==> flow/design.v <==
module Addrcounter(clock, ResetAddr,IncAddr,Addr0);
input clock;
input ResetAddr;
input IncAddr;
output [19:0] Addr0;
reg [19:0] Addr0;
initial
begin
 Addr0=20'b0;
end
always@(posedge clock)
begin
if(ResetAddr==1'b1)
Addr0 <= 10'b0;
else if (ResetAddr==0 && IncAddr==1)
Addr0 <= Addr0 + 10'b1;
end
endmodule
# Step by step through the tools: Addrcounter
# What the tools print for Addrcounter, step after step.
# Lines are those of the file above, counted from 1.
# Cell names lack the library's common part.
# Not given: --
[setup]
design = "Addrcounter"
clk_port = "clock"
cell_library = "sky130hd"
lib_corner = "tt_025C_1v80"

# Word level
# Counts by Yosys on the flattened word-level netlist (proc, flatten, opt, wreduce; memories kept). Register bits leave out memories and registers merged into their read ports (data or address); mux counts leave out enables and synchronous resets folded into registers. Print and check cells are left out. Cells with the same type and inputs are merged into one.
[bits]
word_cells = 4
ff_bits = 20
[op_classes]
n_addsub = 1
reduce_and_logical = 1
n_logic = 1
[ops]
columns = ["operator", "n"]
rows = [
  ["adder 20 x 1 -> 20 bit (second input constant)", 1],
  ["logical AND 1 bit", 1],
  ["NOT 1 bit", 1],
]

# Logic depth
# Yosys ltp: most cells in a row. Word level: on the elaborated netlist, between registers, memories and ports. Mapped: between sequential cells and ports; inverters and the memories' decode and read muxes count.
[depth]
word_depth = 2
ABC_AREA = 0
ltp_mapped = 6

# Netlist
# Source: synth_stat.txt of the flow (Yosys; design flattened, memories mapped). It holds for the ABC_AREA given above (unset counts as 0); a run with the other value may have another netlist.
# Totals and module areas in this step are rounded.
[mapped]
flip_flops = 20
mapped_cells = 104
area_mm2 = 0.00091
[by_type]
columns = ["cell", "n", "type_area_um2"]
rows = [
  ["dfxtp_1", 20, 400.384],
  ["or3_1", 9, 56.304],
  ["a21oi_1", 9, 45.043],
  ["o21ai_0", 9, 45.043],
  ["xnor2_1", 5, 43.792],
  ["nand3_1", 8, 40.038],
  ["nor2_1", 10, 37.536],
  ["xor2_1", 4, 35.034],
  ["nand4_1", 4, 25.024],
  ["mux2i_1", 2, 20.019],
  ["nand3b_4", 1, 20.019],
  ["nand2_1", 5, 18.768],
  ["and4_1", 2, 17.517],
  ["buf_2", 3, 15.014],
  ["nor3_1", 3, 15.014],
  ["or4_1", 2, 15.014],
  ["ha_1", 1, 12.512],
  ["nand4_2", 1, 12.512],
]
# Other cell types: 6; their cells: 6.

# Timing after synthesis
# Source: OpenSTA report_checks on the synthesized netlist (no wires, ideal clock, input and output delay 20% of the period each), path of least setup slack; recovery checks are left aside. Register names are those of the netlist, which keeps one name where synthesis merged equal registers.
[synth_path]
path_kind = "input to register"
start = "input port IncAddr"
end = "register Addr0[19]"
in_delay_ps = 856
setup_slack_ps = 2033
path_delay_ps = 1390
stages = 6
t_first_pin_ps = 856
arrival_time_ps = 2176
tclk_ps = 4280
required_ps = 4210
synth_period_reached_ps = 2247
# "path_delay_ps" = arrival - input delay + setup time.
# "stages": output pins that drive a net of the path, with the launching flip-flop's if there is one; two outputs of one cell count as two.
# "synth_period_reached_ps" is the clock period less the worst setup slack; recovery checks do not enter. This is arithmetic on one report: input and output delays are still those of the set period (20% each).
# Between the ends stands the longest chain of elaborated cells between them, by number of cells; it is not shown to be the way that was timed. Of several equally long chains one is given.
# A line is the first line of the expression or statement that the cell stems from. Yosys adds cells for indexed reads and writes and turns some case tables into memories.
[synth_via]
cell_sequence = "buf_2 > nand3_1 > or4_1 > buf_2 > or3_1 > a21oi_1"
elab_chain_len = 1
[synth_rtl]
columns = ["element", "line", "source"]
rows = [
  ["start: declaration", 4, "input IncAddr;"],
  ["logical AND 1 bit", 15, "else if (ResetAddr==0 && IncAddr==1)"],
  ["end: assignment", 14, "Addr0 <= 10'b0;"],
  ["end: assignment", 16, "Addr0 <= Addr0 + 10'b1;"],
  ["end: declaration", 5, "output [19:0] Addr0;"],
]

# Design Addrcounter on sky130hd. What follows are 2 stored runs of the flow, each under its own settings; their order means nothing. The constraints put input and output delay at 20% of the set period each and load the outputs with 0.01 pF.

[[run]]
name = "run 1"
[run.settings]
period_ns = 1.86
CORE_UTILIZATION = 54
SETUP_SLACK_MARGIN = 0.1
PLACE_DENSITY_LB_ADDON = 0.24
CELL_PAD_IN_SITES_GLOBAL_PLACEMENT = 1
CELL_PAD_IN_SITES_DETAIL_PLACEMENT = 2
TNS_END_PERCENT = 85
GPL_TIMING_DRIVEN = 1
CTS_CLUSTER_DIAMETER = 79
CAP_MARGIN = 20
MIN_ROUTING_LAYER = "met2"
CORE_MARGIN = 2
SLEW_MARGIN = 20
[run.results]
outcome = "not finished: placement ended with error FLW-0024"

[[run]]
name = "run 2"
[run.settings]
period_ns = 1.65
CORE_UTILIZATION = 48
SETUP_SLACK_MARGIN = -0.05
PLACE_DENSITY_LB_ADDON = 0.04
HOLD_SLACK_MARGIN = 0.25
CORE_MARGIN = 8
CELL_PAD_IN_SITES_GLOBAL_PLACEMENT = 2
ABC_AREA = 1
SLEW_MARGIN = 25
CAP_MARGIN = 20
[run.results]
outcome = "not finished: placement ended with error FLW-0024"
